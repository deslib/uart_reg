==> flow/design.v <==
module reg_file(
    input clk,
    input rstb,
    input wr_en,
    input [15:0] addr,
    input [3:0] be,
    input [31:0] wr_data,
    input rd_en,
    output logic rd_rdy,
    output logic [31:0] rd_data,
    output logic [7:0] digit_ctrl,
    output logic digit_start_wo,
    output logic digit_stop_wo,
    input [7:0] digit_status
);
    always @(posedge clk or negedge rstb) begin
        if(~rstb) begin
            digit_ctrl <= 0;
        end else begin
            if(wr_en) begin
                case(addr)
                    0: begin
                        digit_ctrl <= wr_data[7:0];
                    end
                endcase
            end
        end
    end
    always @(posedge clk or negedge rstb) begin
        if(~rstb) begin
            digit_start_wo <= 0;
        end else begin
            if(wr_en) begin
                case(addr)
                    0: begin
                        digit_start_wo <= wr_data[8];
                        digit_stop_wo <= wr_data[16];
                    end
                endcase
            end else begin
                digit_start_wo <= 0;
                digit_stop_wo <= 0;
            end
        end
    end
    always @(posedge clk or negedge rstb) begin
        if(~rstb) begin
            rd_data <= 0;
        end else begin
            if(rd_en) begin
                case(addr)
                    0: begin
                        rd_data <= {digit_status,7'h0,digit_stop_wo,7'h0,digit_start_wo,digit_ctrl};
                    end
                    default: rd_data <= 0;
                endcase
            end
        end
    end
    always @(posedge clk or negedge rstb) begin
        if(~rstb) begin
            rd_rdy <= 0;
        end else begin
            rd_rdy <= rd_en;
        end
    end
endmodule
module uart_cmder (
    input clk,
    input rstb,
    output logic uart_wr_en,
    output logic [7:0] uart_din,
    input uart_tx_busy,
    input uart_rx_rdy,
    output logic uart_rx_rdy_clr,
    input [7:0] uart_dout,
    output logic bus_wr_en,
    output logic [3:0] bus_be,
    output logic [15:0] bus_addr,
    output logic [31:0] bus_wdata,
    output logic bus_rd_en,
    input [31:0] bus_rdata,
    input bus_rd_rdy
);
parameter WR = 4'h0;
parameter RD = 4'h1;
parameter INVALID = 4'hF;
typedef enum bit [1:0] {IDLE=2'b00, ADDR=2'b01, WDATA=2'b10,RDATA=2'b11} enum_st;
enum_st cur_state;
enum_st next_state;
logic [3:0] bus_cmd;
wire uart_got_byte = uart_rx_rdy & ~uart_rx_rdy_clr;
always @(posedge clk or negedge rstb) begin
    if(~rstb) begin
        cur_state <= IDLE;
    end else begin
        cur_state <= next_state;
    end
end
always @(*) begin
    if(~rstb) begin
        next_state = IDLE;
    end else if(cur_state == IDLE || cur_state == ADDR || cur_state == WDATA) begin
        if(uart_got_byte) begin
            if(cur_state == IDLE) begin
                if(uart_dout == 0 || uart_dout == 1) begin
                    next_state = ADDR;
                end else begin
                    next_state = IDLE;
                end
            end else if(cur_state == ADDR) begin
                if(bus_cmd == WR) next_state = WDATA;
                else next_state = RDATA;
            end else if(cur_state == WDATA) begin
                next_state = IDLE;
            end else begin
                next_state = IDLE;
            end
        end else begin
            next_state = cur_state;
        end
    end else begin  
        if(bus_rd_rdy) next_state = IDLE;
        else next_state = RDATA;
    end
end
always @(posedge clk or negedge rstb) begin
    if(~rstb) begin
        bus_cmd <= INVALID;
    end else if(uart_got_byte && cur_state == IDLE) begin
        if(uart_dout == 0)      bus_cmd <= WR;
        else if(uart_dout == 1) bus_cmd <= RD;
        else                    bus_cmd <= INVALID;
    end
end
always @(posedge clk or negedge rstb) begin
    if(~rstb) begin
        bus_addr <= 0;
        bus_be <= 0;
    end else if(uart_got_byte && cur_state == ADDR) begin
        bus_addr <= {8'h0,uart_dout[7:2],2'h0};
        bus_be <= uart_dout[1:0] == 0 ? 1 : uart_dout[1:0] == 1 ? 2: uart_dout[1:0] == 2 ? 4 : 8;
    end
end
always @(posedge clk or negedge rstb) begin
    if(~rstb) begin
        bus_wr_en <= 0;
        bus_wdata <= 0;
    end else if(uart_got_byte && cur_state == WDATA) begin
        bus_wr_en <= 1;
        bus_wdata <= bus_be[0] ? {24'h0,uart_dout} : bus_be[1] ? {16'h0,uart_dout,8'h0} : 
                     bus_be[2] ? {8'h0,uart_dout,16'h0} : {uart_dout,24'h0};
    end else begin
        bus_wr_en <= 0;
    end
end
always @(posedge clk or negedge rstb) begin
    if(~rstb) begin
        bus_rd_en <= 0;
    end else if(uart_got_byte && cur_state == ADDR && bus_cmd == RD) begin
        bus_rd_en <= 1;
    end else begin
        bus_rd_en <= 0;
    end
end
always @(posedge clk or negedge rstb) begin
    if(~rstb) begin
        uart_rx_rdy_clr <= 0;
    end else if(uart_rx_rdy)begin
        uart_rx_rdy_clr <= 1;
    end else begin
        uart_rx_rdy_clr <= 0;
    end
end
always @(posedge clk or negedge rstb) begin
    if(~rstb) begin
        uart_wr_en <= 0;
        uart_din <= 0;
    end else if(bus_rd_rdy && cur_state == RDATA)begin
        uart_wr_en <= 1;
        uart_din <= bus_be[0] ? bus_rdata[7:0] : bus_be[1] ? bus_rdata[15:8] :
                    bus_be[2] ? bus_rdata[23:16] : bus_rdata[31:24];
    end else begin
        uart_wr_en <= 0;
    end
end
endmodule
module top(
    input clk,
    input rstb,
    input uart_rx,
    output uart_tx,
    output logic [7:0] led_out,
    output logic [3:0] led_enb
);
    localparam cnt_end = 8000;
    logic [7:0] digit_ctrl;
    logic [7:0] digit_status;
    logic digit_run;
    logic [7:0] uart_din;
    logic [7:0] uart_dout;
    logic [3:0] bus_be;
    logic [15:0] bus_addr;
    logic [31:0] bus_wdata;
    logic [31:0] bus_rdata;
    wire digit_start;
    wire digit_stop;
    logic [23:0] cnt;
    wire led_update = (cnt[15:0] == 'hffff);
    wire led_tick = (cnt[23:0] == 'hffffff);
    logic [3:0] led_en;
    assign led_enb = ~led_en;
    logic [7:0] led_loop;
    logic [7:0] led_loop_inv;
    always @(posedge clk or negedge rstb) begin
        if(~rstb) begin
            led_en <= 1;
        end else begin
            if(led_update) begin
                led_en <= {led_en[2:0],led_en[3]};
            end
        end
    end
    assign led_out = led_en == 4'b0001 ? digit_ctrl :
                     led_en == 4'b0010 ? digit_status :
                     led_en == 4'b0100 ? led_loop : led_loop_inv;
    always @(posedge clk or negedge rstb) begin
        if(~rstb) begin
            digit_run <= 0;
        end else begin
            if(digit_start) begin
                digit_run <= 1;
            end else if(digit_stop) begin
                digit_run <= 0;
            end
        end
    end
    always @(posedge clk or negedge rstb) begin
        if(~rstb) begin
            cnt <= 0;
        end else begin
            cnt <= cnt + 1;
        end
    end
    always @(posedge clk or negedge rstb) begin
        if(~rstb) begin
            digit_status <= 0;
        end else begin
            if(digit_run && led_tick) begin
                digit_status <= digit_status + 1;
            end
        end
    end
    always @(posedge clk or negedge rstb) begin
        if(~rstb) begin
            led_loop <= 1;
            led_loop_inv <= 'hfe;
        end else begin
            if(led_tick) begin
                led_loop <= {led_loop[6:0],led_loop[7]};
                led_loop_inv <= {led_loop_inv[6:0],led_loop_inv[7]};
            end
        end
    end
    uart_top U_UART(
        .clk(clk),
        .rstb(rstb),
        .rx(uart_rx),
        .tx(uart_tx),
        .wr_en(uart_wr_en),
        .wr_data(uart_din),
        .tx_busy(uart_tx_busy),
        .rx_valid(uart_rx_rdy),
        .rx_data(uart_dout)
    );
    uart_cmder U_UART_CMDER(
        .clk(clk),
        .rstb(rstb),
        .uart_wr_en(uart_wr_en),
        .uart_din(uart_din),
        .uart_tx_busy(uart_tx_busy),
        .uart_rx_rdy(uart_rx_rdy),
        .uart_rx_rdy_clr(uart_rx_rdy_clr),
        .uart_dout(uart_dout),
        .bus_wr_en(bus_wr_en),
        .bus_be(bus_be),
        .bus_addr(bus_addr),
        .bus_wdata(bus_wdata),
        .bus_rd_en(bus_rd_en),
        .bus_rdata(bus_rdata),
        .bus_rd_rdy(bus_rd_rdy)
    );
    reg_file U_REG_FILE(
        .clk(clk),
        .rstb(rstb),
        .wr_en(bus_wr_en),
        .addr(bus_addr),
        .be(bus_be),
        .wr_data(bus_wdata),
        .rd_en(bus_rd_en),
        .rd_rdy(bus_rd_rdy),
        .rd_data(bus_rdata),
        .digit_ctrl(digit_ctrl),
        .digit_start_wo(digit_start),
        .digit_stop_wo(digit_stop),
        .digit_status(digit_status)
    );
endmodule
module baudrate #(
    parameter CLK_FREQ = 50000000,
    parameter BAUD_RATE = 9600
)(
    input clk,
    input rstb,
    output tx_clk_en,
    output rx_clk_en
);
    localparam cnt_end = CLK_FREQ / BAUD_RATE / 16;
    reg [15:0] cnt;
    reg [3:0] tx_cnt;
    always @(posedge clk or negedge rstb) begin
        if(~rstb) begin
            cnt <= 0;
        end else begin
            if(cnt == cnt_end) begin
                cnt <= 0;
            end else begin
                cnt <= cnt + 1;
            end
        end
    end
    assign rx_clk_en = cnt == cnt_end;
    always @(posedge clk or negedge rstb) begin
        if(~rstb) begin
            tx_cnt <= 0;
        end else begin
            if(rx_clk_en) begin
                tx_cnt <= tx_cnt + 1;
            end
        end
    end
    assign tx_clk_en = tx_cnt == 'hF & rx_clk_en;
endmodule
module receiver(
    input clk,
    input clk_en,
    input rstb,
    input rx,
    output reg rx_valid,
    output [7:0] data
);
    localparam IDLE = 0;
    localparam RUNNING = 1;
    reg cur_st;
    reg nxt_st;
    reg [8:0] rx_data;
    reg [3:0] bit_sel;
    reg [3:0] sample;
    assign data = rx_data[8:1];
    always @(posedge clk or negedge rstb) begin
        if(~rstb) begin
            cur_st <= IDLE;
        end else begin
            cur_st <= nxt_st;
        end
    end
    always @(*) begin
        case(cur_st)
            IDLE: begin
                if(!rx) begin
                    nxt_st = RUNNING;
                end else begin
                    nxt_st = IDLE;
                end
            end
            RUNNING: begin
                if(bit_sel == 'h9 && sample == 'h9) begin
                    nxt_st = IDLE;
                end else begin
                    nxt_st = RUNNING;
                end
            end
            default: begin
                nxt_st = IDLE;
            end
        endcase
    end
    always @(posedge clk or negedge rstb) begin
        if(~rstb) begin
            bit_sel <= 0;
        end else if(clk_en) begin
            case(cur_st)
                IDLE:       bit_sel <= 0;
                RUNNING: begin
                    if(sample == 'hf)begin
                        if(bit_sel == 'h8 && sample == 'h8) begin
                            bit_sel <= 0;
                        end else begin
                            bit_sel <= bit_sel + 1;
                        end
                    end
                end
            endcase
        end
    end
    always @(posedge clk or negedge rstb) begin
        if(~rstb) begin
            sample <= 0;
        end else if(clk_en) begin
            case(cur_st)
                IDLE: sample <= 0;
                RUNNING: sample <= sample + 1;
            endcase
        end
    end
    always @(posedge clk or negedge rstb) begin
        if(~rstb) begin
            rx_data <= 0;
            rx_valid <= 0;
        end else begin
            if(clk_en & sample == 'h8)begin
                case(cur_st)
                    IDLE: begin
                        rx_data <= 0;
                        rx_valid <= 0;
                    end
                    RUNNING: begin
                        rx_data <= {rx,rx_data[8:1]};
                        if(bit_sel == 'h8) begin
                            rx_valid <= 1;
                        end else begin
                            rx_valid <= 0;
                        end
                    end
                endcase
            end else begin
                rx_valid <= 0;
            end
        end
    end
endmodule
module transmitter(
    input clk,
    input clk_en,
    input rstb,
    input wr_en,
    input [7:0] data,
    output reg tx,
    output reg tx_busy
);
    reg [3:0] bit_sel;
    localparam IDLE = 0;
    localparam RUNNING = 1;
    reg cur_st;
    reg nxt_st;
    reg [9:0] tx_data;
    always @(posedge clk or negedge rstb) begin
        if(~rstb) begin
            cur_st <= IDLE;
        end else begin
            cur_st <= nxt_st;
        end
    end
    always @(posedge clk or negedge rstb) begin
        if(~rstb) begin
            tx_data <= 0;
        end else begin
            case(cur_st) 
                IDLE: begin
                    if(wr_en) begin
                        tx_data <= {1'b1,data,1'b0};  
                    end
                end 
                RUNNING: begin
                    if(clk_en) begin
                        tx_data <= {1'b1,tx_data[9:1]};
                    end
                end
            endcase
        end
    end
    always @(*) begin
        case(cur_st)
            IDLE: begin
                if(wr_en) begin
                    nxt_st = RUNNING;
                end else begin
                    nxt_st = IDLE;
                end
            end
            RUNNING: begin
                if(bit_sel == 'h9 && clk_en) begin
                    nxt_st = IDLE;
                end else begin
                    nxt_st = RUNNING;
                end
            end
        endcase
    end
    always @(posedge clk or negedge rstb) begin
        if(~rstb) begin
            bit_sel <= 0;
        end else begin
            case(cur_st)
                IDLE:       bit_sel <= 0;
                RUNNING:    begin
                    if(clk_en) begin
                        if(bit_sel == 'h9)begin
                            bit_sel <= 0;
                        end else begin
                            bit_sel <= bit_sel + 1;
                        end
                    end
                end
            endcase
        end
    end
    always @(posedge clk or negedge rstb) begin
        if(~rstb) begin
            tx <= 1;
        end else if(clk_en)begin
            case(cur_st)
                IDLE: begin
                    tx <= 1;
                end
                RUNNING: begin
                    tx <= tx_data[0];
                end
            endcase
        end
    end
    always @(posedge clk or negedge rstb) begin
        if(~rstb) begin
            tx_busy <= 0;
        end else begin
            if(wr_en) begin
                tx_busy <= 1;
            end else if(bit_sel == 9 && clk_en) begin
                tx_busy <= 0;
            end
        end
    end
endmodule
module uart_top (
    input clk,
    input rstb,
    input rx,
    output tx,
    input wr_en,
    input [7:0] wr_data,
    output tx_busy,
    output rx_valid,
    output [7:0] rx_data
);
    baudrate #(
        .CLK_FREQ(50000000),
        .BAUD_RATE(115200)
    )U_BAUDRATE(
        .clk(clk),
        .rstb(rstb),
        .rx_clk_en(rx_clk_en),
        .tx_clk_en(tx_clk_en)
    );
    transmitter U_TX(
        .clk(clk),
        .clk_en(tx_clk_en),
        .rstb(rstb),
        .wr_en(wr_en),
        .data(wr_data),
        .tx(tx),
        .tx_busy(tx_busy)
    );
    receiver U_RX(
        .clk(clk),
        .clk_en(rx_clk_en),
        .rstb(rstb),
        .rx(rx),
        .rx_valid(rx_valid),
        .data(rx_data)
    );
endmodule
# Tool chain data of top
# The steps from the RTL of top to its reports follow in flow order.
# Lines are those of the file above, counted from 1.
# Library cell names are shortened.
# Not given: n/a
# design
top_module	top
clock_port	clk
cell_library	sky130hd
pvt_corner	tt_025C_1v80

# After elaboration
# Yosys after proc, flatten, opt, wreduce and memory -nomap, before mapping. Memory bits, and registers merged into a memory's read port (data or address), are not among the register bits. Print and check cells are not counted. Equal cells are merged and count once.
# bits
mem_bits_ro	0
clocked_rd_ports_x_width	0
in_bits	3
mem_count	0
register_bits	195
latchBits	0
mem_bits_rw	0
word_cells	147
# classes
n_shift	0
equal	25
reduce_logical	22
n_logic	7
muxes	54
compare	0
div_mod_pow	0
addsub	7
n_mul	0
# ops
cell	n
2-to-1 mux 17 bit	3
2-to-1 mux 8 bit	6
2-to-1 mux 32 bit	1
equality test 4 bit (second input constant)	7
adder 24 x 1 -> 24 bit (second input constant)	1
equality test 24 bit (second input constant)	1
parallel mux 4 bit (select 2 bit)	3
2-to-1 mux 4 bit	6
parallel mux 10 bit (select 2 bit)	1
2-to-1 mux 10 bit	2
parallel mux 9 bit (select 2 bit)	1
2-to-1 mux 1 bit	17
adder 16 x 1 -> 16 bit (second input constant)	1
equality test 16 bit (second input constant)	1
equality test 16 x 5 -> 1 bit (second input constant)	1
logical NOT 16 bit	1
adder 4 x 1 -> 4 bit (second input constant)	4
2-to-1 mux 16 bit	1
2-to-1 mux 2 bit	6
logical AND 1 bit	9
2-to-1 mux 3 bit	3
!= test 2 x 1 -> 1 bit (second input constant)	4
AND reduction 2 bit	4
equality test 4 x 1 -> 1 bit (second input constant)	2
adder 8 x 1 -> 8 bit (second input constant)	1
equality test 8 x 1 -> 1 bit (second input constant)	1
logical NOT 8 bit	1
parallel mux 1 bit (select 2 bit)	4
# Other operator kinds: 12; their cells: 22.

# Depth
# Depth = most cells in a row (Yosys ltp): at word level without a register or memory, in the mapped netlist without a sequential cell, where the memories' decode and read muxes count.
# depth
depth_word	7
ABC_AREA	0
depth_mapped	8
mapped_depth_nobuf	6

# Netlist
# Source: synth_stat.txt of the flow (Yosys; design flattened, memories mapped). It holds for the ABC_AREA given above (unset counts as 0); a run with the other value may have another netlist.
# by_type
cell	n	area_total_um2
dfrtp_1	161	4.03E+03
nand2_1	127	476.707
mux2_2	32	360.346
dfstp_2	11	289.027
xnor2_1	32	280.269
o21ai_0	43	215.206
inv_1	42	157.651
ha_1	12	150.144
nor2_1	39	146.39
nand3_1	27	135.13
xor2_1	15	131.376
mux2i_1	12	120.115
o22ai_1	19	118.864
nand4_1	17	106.352
a31oi_1	12	75.072
clkbuf_1	20	75.072
nor2b_1	11	68.816
and3_1	10	62.56
# Not listed: further types 34, cells in them 85.
# mapped
cell_count	727
area_um2	7648.6
seq_area_um2	4347.9
ffs	173
# The figures by module come from a second, unflattened synthesis with its own total; it is not the netlist above.
# unflattened
cells_unflattened	837
area_unflattened_um2	9160.0
# Rows give one instance, submodules left out.
# by_module
mod	area_um2	mod_seq_area_um2	n_inst	cells
uart_cmder	2663.8	1502.7	1	249
top	2524.9	1337.5	1	215
reg_file	1306.3	730.7	1	124
baudrate	944.7	500.5	1	78
receiver	882.1	450.4	1	94
transmitter	838.3	426.7	1	77
uart_top	0.0	0.0	1	0

# Path before layout
# OpenSTA on the mapped netlist: ideal clock, no wires. The path of least setup slack (recovery checks aside). Input and output delay are each 20% of the period. Register names are those of the netlist, which keeps one name where synthesis merged equal registers.
# synth_timing
kind	reg-to-reg
startpoint	register U_UART.U_BAUDRATE.cnt[5]
endpoint	register U_UART.U_RX.rx_data[6]
arrival_ns	1.885
delay_ns	2.008
path_stages	8
slack_ns	-0.138
setup_time_ns	0.123
period_ns	1.87
required_ns	1.747
period_less_setup_slack_ns	2.008
# "delay_ns" is the arrival time less input delay plus setup time.
# "path_stages": output pins that drive a net of the path, with the launching flip-flop's if there is one; two outputs of one cell count as two.
# "period_less_setup_slack_ns" is the clock period less the worst setup slack; recovery checks do not enter. This is arithmetic on one report: input and output delays are still those of the set period (20% each).
# Between the ends stands the longest chain of elaborated cells between them, by number of cells; it is not shown to be the way that was timed. Of several equally long chains one is given.
# Each line given opens the expression or statement behind the cell; cells for indexed reads and writes are added by Yosys, which also makes memories of some case tables.
# At most two assigning lines are given for a register; there are more.
# synth_between
cell_sequence	dfrtp_1 or4_4 nor4_4 buf_4 nand4b_4 buf_2 nand2_1 o21ai_1
elab_chain_len	2
# synth_lines
item	line	text
start: declaration	319	reg [15:0] cnt;
start: assignment	323	cnt <= 0;
start: assignment	328	cnt <= cnt + 1;
equality test 16 x 5 -> 1 bit	332	assign rx_clk_en = cnt == cnt_end;
bitwise AND 1 bit	421	if(clk_en & sample == 'h8)begin
end: assignment	418	rx_data <= 0;
end: assignment	428	rx_data <= {rx,rx_data[8:1]};
end: declaration	356	reg [8:0] rx_data;

# Path in the finished layout
# From the final timing report of run 1: the path of least setup slack in the routed layout; clock arrival at registers is part of the times.
# layout_timing
kind	reg-to-output
startpoint	register led_en[1]
endpoint	output led_out[4]
period_ns	2.51
path_stages	9
slack_ns	-0.14
required_ns	2.01
arrival_ns	2.15
output_delay_ns	0.50
# Between the ends stands the longest chain of elaborated cells between them, by number of cells; it is not shown to be the way that was timed. Of several equally long chains one is given.
# layout_between
cell_sequence	dfrtp_1 nor4b_2 buf_4 buf_6 mux2i_2 nand2_1 o21ai_2 o21ai_1 buf_2
elab_chain_len	4
# layout_lines
item	line	text
start: declaration	211	logic [3:0] led_en;
start: assignment	217	led_en <= 1;
start: assignment	220	led_en <= {led_en[2:0],led_en[3]};
equality test 4 x 3 -> 1 bit	226	led_en == 4'b0100 ? led_loop : led_loop_inv;
2-to-1 mux 8 bit	226
2-to-1 mux 8 bit	225	led_en == 4'b0010 ? digit_status :
2-to-1 mux 8 bit	224	assign led_out = led_en == 4'b0001 ? digit_ctrl :
end: declaration	193	output logic [7:0] led_out,

# Module top, platform sky130hd: 2 stored runs of the flow (Yosys, OpenROAD) with differing settings, in no particular order. Input and output delays are each 20% of the period that was set; the output load is 0.01 pF.
# "period_reached_ns" is the run's clock period less its worst setup slack. It is reckoned from that one timing run; input and output delays stay at 20% of the period that was set.
# "timing.worst_path_ns": the worst setup path's part of the clock period (all of it between registers, 20% less for each end at a port) less its slack. A launch clock that arrives late makes it longer, a capture clock that arrives late makes it shorter.
# "power_total_mw" rests on the timing tool's default activity at the inputs, not on a simulated workload.
# Settings: n/a = not set for that run.
run name	period_ns	CORE_UTILIZATION	CAP_MARGIN	CORE_MARGIN	SLEW_MARGIN	SETUP_SLACK_MARGIN	PLACE_DENSITY_LB_ADDON	CORE_ASPECT_RATIO	CELL_PAD_IN_SITES_GLOBAL_PLACEMENT	TNS_END_PERCENT	GPL_ROUTABILITY_DRIVEN	CTS_CLUSTER_DIAMETER	layout_stdcell_area_um2	fin_hold_ws_ns	final_util_pct	timing.worst_path_ns	path_kind	yosys.chip_area_um2	total_die_area_um2	timing.setup.ws_ns	power_total_mw	tns_setup_ns	period_reached_ns
run 1	2.51	70	20	2	20	n/a	n/a	n/a	n/a	n/a	n/a	n/a	8638.3	0.403	80.4	2.15	reg-to-output	7648.6	11778.8	-0.140	5.438	-0.490	2.650
run 2	2.01	39	20	2	20	0.38	0.12	1.16	2	75	1	185	10162.2	0.406	52.4	1.95	reg-to-output	7648.6	20751.1	-0.341	6.856	-4.710	2.351
